==> flow/design.v <==
`timescale 1ns / 1ps
module FSM(
			input [5:0] opcode,
			input clk,
			input rst,
			output reg PCWrite,
			output reg PCWriteCond,
			output reg InstMemRead,
			output reg MemRead,
			output reg MemWrite,
			output reg MemtoReg,
			output reg InstrRegWrite,
			output reg [1:0] PCSource,
			output reg [2:0] ALUop,
			output reg [1:0] ALUSrcB,
			output reg [1:0] ALUSrcA,
			output reg RegRead1,
			output reg RegRead2,
			output reg RegWrite,
			output reg ImmExtend,
			output reg BranchType,
			output reg [1:0] RegWordPos
			);
			parameter	LW = 6'b100011, SW = 6'b101011, J = 6'b000001, BEQ = 6'b000100, R_type = 6'b010000;
			reg [3:0] state;
			reg [3:0] next_state;
			initial
			begin
			state = 4'b0;
			next_state = 4'b0;
			end
			always@(posedge clk)
			begin
				PCWrite = 0;
				PCWriteCond = 0;
				MemRead = 0;
				MemWrite = 0;
				MemtoReg = 0;
				InstrRegWrite = 0;
				PCSource = 2'b0;
				ALUop = 3'b0;
				ALUSrcB = 2'b0;
				ALUSrcA = 2'b0;
				RegRead1 = 0;
				RegRead2 = 0;
				RegWrite = 0;
				ImmExtend = 0;
				BranchType = 0;
				RegWordPos = 0;
				case(state)
					4'd0: 
					begin
						ALUSrcB = 2'b1;
						ALUSrcA = 2'b0;
						ALUop = 3'b010;
						InstrRegWrite = 1;
						PCWrite = 1;
						PCSource = 2'b00;
						state <= 4'd1;
					end
					4'd1:
					begin
						ALUSrcB = 2'b10;
						ALUSrcA = 2'b0;
						ALUop = 3'b010;
						ImmExtend = 0;
						if(opcode[5:3] == 3'b010 || opcode[5:3] == 3'b110)
						begin
							RegRead1 = 1'b1;
							RegRead2 = 1'b1;
						end
						else if(opcode[5:3] == 3'b100)
						begin
							RegRead1 = 1'b1;
						end
						if(opcode == J)  
							state <= 4'd2;
						else if(opcode[5:4] == 2'b10)  
							state <= 4'd3;
						else if(opcode == 6'b111011 || opcode == 6'b111100)  
							state <= 4'd6;
						else if(opcode[5:4] == 2'b01 || opcode[5:4] == 2'b11)  
							state <= 4'd4;
						else
							state <= 4'd0;
					end
					4'd2:
					begin
						PCWrite = 1;
						PCSource = 2'b10;
						state <= 4'd0;
					end	
					4'd3:
					begin
						ALUSrcB = 2'b0;
						ALUSrcA = 2'b10;
						ALUop = 3'b011;
						PCWriteCond = 1;
						PCSource = 2'b1;
						BranchType = opcode[0];
						state <= 4'd0;
					end
					4'd4:
					begin
						ALUSrcB = {opcode[5],1'b0};
						if(opcode == 6'b111001 || opcode == 6'b111010)
							ALUSrcA = 2'b1;
						else
							ALUSrcA = 2'b10;
						if(opcode == 6'b111001 || opcode == 6'b111010)
							ALUop = 3'b010;
						else
							ALUop = opcode[2:0];
						if(ALUop == 3'b010 || ALUop == 3'b011 || ALUop == 3'b111)
							ImmExtend = 0;
						else
							ImmExtend = 1;
						state <= 4'd5;
					end
					4'd5:
					begin
						RegWrite = 1;
						MemtoReg = 0;
						if(opcode == 6'b111001)
							RegWordPos = 2'b1;
						else if(opcode == 6'b111010)  
							RegWordPos = 2'b10;
						else
							RegWordPos = 2'b0;  
						state <= 4'd0;
					end
					4'd6:
					begin
						ALUop = 3'b010;
						ALUSrcB = 2'b10;
						ImmExtend = 1;
						if(opcode == 6'b111011 || opcode == 6'b111100)  
							ALUSrcA = 2'b1;
						else
							ALUSrcA = 2'b10;  
						if(opcode == 6'b111100 || opcode == 6'b111110)  
								state <= 4'd9;
						else if(opcode == 6'b111011 || opcode == 6'b111101) 
								state <= 4'd7;
					end
					4'd7:
					begin
						MemRead = 1;
						state <= 4'd8;
					end
					4'd8:
					begin
						MemtoReg = 1;
						RegWrite = 1;
						state <= 4'd0;
					end
					4'd9:
					begin
						MemWrite = 1;
						state <= 4'd0;
					end
				endcase
				if(rst)
					state <= 4'b0;
			end
endmodule
# Reports on FSM
# What the tools print for FSM, step after step.
# Lines are those of the file above, counted from 1.
# Operators carry their Yosys type and port widths (W data, S select, Z words).
# Cell names lack the library's common part.
# The mark -- stands for no value.
# inputs
top,FSM
clock,clk
cell_library,sky130hd
lib_corner,tt_025C_1v80

# Word level
# Counts by Yosys on the flattened word-level netlist (proc, flatten, opt, wreduce; memories kept). Register bits leave out memories and registers merged into their read ports (data or address). Print and check cells are left out. Cells with the same type and inputs are merged into one.
# word_totals
ff_bits,26
in_bits,8
output_inout_bits,23
# classes
n_eq,26
mux,29
logic,1
reduce_logical,17
# ops
cell,n
$eq A6 B6 Y1 const B,6
$pmux W4 S6,1
$mux W3,6
$eq A4 B3 Y1 const B,4
$mux W1,12
$pmux W2 S3,2
$eq A3 B2 Y1 const B,3
$eq A3 B3 Y1 const B,3
$pmux W3 S3,1
$logic_or A1 B1 Y1,8
$reduce_or A2 Y1,4
$eq A4 B2 Y1 const B,2
$eq A4 B4 Y1 const B,2
$mux W4,2
$eq A6 B1 Y1 const B,1
$reduce_bool A6 Y1,1
$mux W2,3
$reduce_or A5 Y1,1
$eq A2 B2 Y1 const B,2
$eq A4 B1 Y1 const B,1
$logic_not A4 Y1,1
$pmux W2 S2,1
$ne A3 B3 Y1 const B,1
$reduce_or A3 Y1,1
$eq A2 B1 Y1 const B,1
$reduce_and A2 Y1,1
$pmux W1 S2,1
$not A1 Y1,1

# Longest topological paths
# Yosys ltp: most cells in a row. Word level: on the elaborated netlist, between registers, memories and ports. Mapped: between sequential cells and ports; inverters and the memories' decode and read muxes count.
# depth
word_depth,9
ABC_AREA,0
depth_mapped,5
ltp_nobuf,4

# Mapped cells and area
# Source: synth_stat.txt of the flow (Yosys; design flattened, memories mapped). It holds for the ABC_AREA given above (unset counts as 0); a run with the other value may have another netlist.
# The area totals of this step are shown rounded.
# types
type,n
dfxtp_1,24
nor2_1,12
a21oi_1,6
buf_4,4
nand2_1,7
and2_1,4
nor2b_1,4
nor4_1,4
o21ai_1,5
buf_2,4
nor3_1,4
or3b_1,2
o32ai_2,1
a311oi_2,1
o211ai_1,2
o21ai_0,3
o21bai_1,2
nand2b_1,2
# Not listed: further types 22, cells in them 24.
# mapped
stdcells,115
yosys_area_mm2,0.001
ff_cells,24

# Timing after synthesis
# OpenSTA on the mapped netlist: ideal clock, no wires. The path of least setup slack (recovery checks aside). Input and output delay are each 20% of the period. Register names are those of the netlist, which keeps one name where synthesis merged equal registers.
# synth_timing
path_kind,register to register
start,register state[0]
end,register state[1]
period_ns,1.16
setup_ns,0.088
arrival_ns,1.088
setup_slack_ns,-0.016
delay_ns,1.176
path_stages,5
path_buffers,0
synth_period_reached_ns,1.176
# "delay_ns" is the arrival time less input delay plus setup time.
# "path_stages" counts driving pins, that of a launching flip-flop among them; a cell with two outputs on the path counts twice.
# "synth_period_reached_ns" is the clock period less the worst setup slack; recovery checks do not enter. This is arithmetic on one report: input and output delays are still those of the set period (20% each).
# Between the ends stands the longest chain of elaborated cells between them, by number of cells; it is not shown to be the way that was timed. Of several equally long chains one is given.
# A line is the first line of the expression or statement that the cell stems from. Yosys adds cells for indexed reads and writes and turns some case tables into memories.
# A register here has more assigning lines than the two given.
# synth_via
cell_sequence,dfxtp_1 or3b_1 nor2_1 a32oi_1 a311oi_2
elab_chain_cells,4
cells_between,15
classes_between,10 x eq/ne; 1 x mux; 4 x reduce/logical
# synth_lines
item,line,text
from (decl),25,reg [3:0] state;
from (assign),59,state <= 4'd1;
from (assign),77,state <= 4'd2;
$eq A4 B3 Y1,50,case(state)
$reduce_or A5 Y1,--,
$reduce_bool A6 Y1,--,
$reduce_and A2 Y1,--,
to (assign),59,
to (assign),77,
to (decl),25,

FLOW RESULTS
============

Settings of 2 stored flow runs for module FSM (sky130hd), not sorted in any way. The constraints put input and output delay at 20% of the set period each and load the outputs with 0.01 pF.

Run A, flow files:
==> flow/run.sh <==
#!/bin/bash
# the make line also repeats the synthesis and layout settings of config.mk as NAME=value (left out here)
make -C /OpenROAD-flow-scripts/flow DESIGN_CONFIG=/design/flow/config.mk WORK_HOME=/design/flow/orfs CLKGATE_MAP_FILE= finish
==> flow/config.mk <==
export PLATFORM = sky130hd
export DESIGN_NAME = FSM
export DESIGN_NICKNAME = FSM
export VERILOG_FILES = /design/flow/design.v
export SDC_FILE = /design/flow/constraint.sdc
export NUM_CORES = 4
export LEC_CHECK = 0
export CAP_MARGIN = 0
export CELL_PAD_IN_SITES_DETAIL_PLACEMENT = 1
export CORE_ASPECT_RATIO = 0.58
export CORE_MARGIN = 2
export CORE_UTILIZATION = 57
export GPL_TIMING_DRIVEN = 1
export MAX_ROUTING_LAYER = met4
export PLACE_DENSITY = 0.8
export SETUP_SLACK_MARGIN = 0.24
export SLEW_MARGIN = 20
==> flow/constraint.sdc <==
create_clock -name core_clock -period 1.19 [get_ports {clk}]
set_input_delay 0.2380 -clock core_clock [delete_from_list [all_inputs] [get_ports {clk}]]
set_output_delay 0.2380 -clock core_clock [all_outputs]
set_load 0.01 [all_outputs]

Run A: no final report: placement broke off with DPL-0033

Run B, flow files:
==> flow/run.sh <==
#!/bin/bash
# the make line also repeats the synthesis and layout settings of config.mk as NAME=value (left out here)
make -C /OpenROAD-flow-scripts/flow DESIGN_CONFIG=/design/flow/config.mk WORK_HOME=/design/flow/orfs CLKGATE_MAP_FILE= finish
==> flow/config.mk <==
export PLATFORM = sky130hd
export DESIGN_NAME = FSM
export DESIGN_NICKNAME = FSM
export VERILOG_FILES = /design/flow/design.v
export SDC_FILE = /design/flow/constraint.sdc
export NUM_CORES = 4
export LEC_CHECK = 0
export ABC_AREA = 1
export CAP_MARGIN = 15
export CELL_PAD_IN_SITES_DETAIL_PLACEMENT = 1
export CORE_ASPECT_RATIO = 0.61
export CORE_MARGIN = 2
export CORE_UTILIZATION = 59
export CTS_CLUSTER_DIAMETER = 108
export GPL_ROUTABILITY_DRIVEN = 0
export MIN_ROUTING_LAYER = met1
export PLACE_DENSITY_LB_ADDON = 0.04
export SLEW_MARGIN = 20
==> flow/constraint.sdc <==
create_clock -name core_clock -period 1.4 [get_ports {clk}]
set_input_delay 0.2800 -clock core_clock [delete_from_list [all_inputs] [get_ports {clk}]]
set_output_delay 0.2800 -clock core_clock [all_outputs]
set_load 0.01 [all_outputs]

Run B: no final report: placement broke off with DPL-0033
