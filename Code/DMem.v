==> flow/design.v <==
module DMem(WriteData,    
            MemData,      
            Address,      
            MemWrite,     
            Clk);         
parameter ADDRESS_WIDTH = 16;
parameter DATA_WIDTH = 32;
input [DATA_WIDTH-1:0]       WriteData;
input [ADDRESS_WIDTH-1:0]    Address;
input MemWrite;
input Clk;
output [DATA_WIDTH-1:0] MemData;
reg [DATA_WIDTH-1:0] mem_contents [ADDRESS_WIDTH-1:0];
integer i;
assign MemData= mem_contents[Address];
always @(negedge Clk)
begin
	if(MemWrite)
	begin
		mem_contents[Address]<= #5 WriteData;
	end
end
endmodule
[From RTL to reports: DMem]
Tool output for the design above, in the order of the flow.
Line numbers count from 1 in the design file above.
Cell names lack the library's common part.
The mark - stands for no value.
Set-up
  design top: DMem
  clock port: Clk
  cell library: sky130hd
  timing corner: tt_025C_1v80

[Elaborated design]
Source: Yosys, flattened and elaborated, memories not mapped. Widths are those after wreduce; folded enables and synchronous resets count as part of the registers. Registers that Yosys merges into a memory's read port (data or address) are not register bits. Print and check cells do not count. Equal cells are merged and count once.
Memory sizes are those after Yosys's memory passes, which may raise the word count (mostly to a power of two), join words into wider ones and drop unused or constant bits.
Cells by class
  mux-type cells: 3
Operators with widths (number)
  32-bit two-way mux: 1
  4-bit two-way mux: 1
  1-bit two-way mux: 1
Word-level totals
  memory cells: 1
  output and inout port bits: 32
  input bits: 50
  bits in registers: 0
  cells after elaboration: 4
  memory bits (writable): 512
Memories
  mem_contents: words 16, width 32, read ports 1, wr ports 1, RTL line 13  | reg [DATA_WIDTH-1:0] mem_contents [ADDRESS_WIDTH-1:0];

[Depth]
Longest topological path by Yosys (ltp), each cell counted once; first at word level (registers and memories cut), then after technology mapping (sequential cells cut; the memories' decode and read muxes count).
Logic depth
  word-level depth: 1
  ABC_AREA: 0
  gate-level depth with buffers: 6
  gate-level depth less buffers: 3

[Synthesis result]
The flow's flattened synthesis, as Yosys stat reports it; memories are mapped. The netlist is that of the ABC_AREA named above (0 if unset); the other value can give another one.
The area totals of this step are shown rounded.
Mapped netlist
  cell area after synthesis: 19200 µm²
  area of sequential cells: 15400 µm²
  buffers: 45
  standard cells after synthesis: 809
  mapped flip-flops: 512
Cell types
  edfxtp_1: number 512, total area 1.54E+04 µm²
  mux4_2: number 128, total area 2.88E+03 µm²
  a22oi_1: number 64, total area 480.461 µm²
  nand2_1: number 33, total area 123.869 µm²
  clkbuf_1: number 27, total area 101.347 µm²
  buf_6: number 6, total area 67.565 µm²
  buf_2: number 11, total area 55.053 µm²
  nor2_1: number 13, total area 48.797 µm²
  nor3_1: number 4, total area 20.019 µm²
  nand3b_1: number 2, total area 15.014 µm²
  nand2b_1: number 2, total area 12.512 µm²
  nor2b_1: number 2, total area 12.512 µm²
  or3b_2: number 1, total area 8.758 µm²
  buf_4: number 1, total area 7.507 µm²
  and2_1: number 1, total area 6.256 µm²
  nand3_1: number 1, total area 5.005 µm²
  inv_1: number 1, total area 3.754 µm²

Memo
Re: implementation data of DMem

Top module DMem; platform sky130hd; tools Yosys and OpenROAD; 2 stored runs in no particular order. Input and output delays are each 20% of the period that was set; the output load is 0.01 pF.
"power" rests on the timing tool's default activity at the inputs, not on a simulated workload.
The results are shown rounded.
[record 1] settings: period_ns=18.2, CORE_UTILIZATION=20, SETUP_SLACK_MARGIN=0.47, CORE_MARGIN=2, GPL_ROUTABILITY_DRIVEN=1, CTS_CLUSTER_DIAMETER=39, MAX_ROUTING_LAYER=met4, CAP_MARGIN=20, SLEW_MARGIN=20
[record 1] result: chip area after synthesis (Yosys) 19200 µm², die area 98600 µm², standard-cell area of the final layout 25400 µm², utilization 26.7 %, worst setup slack after layout 2.97 ns, total negative slack 0.000 ns, worst hold slack 8.74 ns, power 3040 uW
[record 2] settings: period_ns=14.7, CORE_UTILIZATION=32, SETUP_SLACK_MARGIN=0.84, PLACE_DENSITY=0.41, CORE_ASPECT_RATIO=0.7, CAP_MARGIN=10, SLEW_MARGIN=10, CORE_MARGIN=2
[record 2] result: chip area after synthesis (Yosys) 19200 µm², die area 62100 µm², standard-cell area of the final layout 25100 µm², utilization 42.0 %, worst setup slack after layout 1.94 ns, total negative slack 0.000 ns, worst hold slack 7.12 ns, power 3900 uW
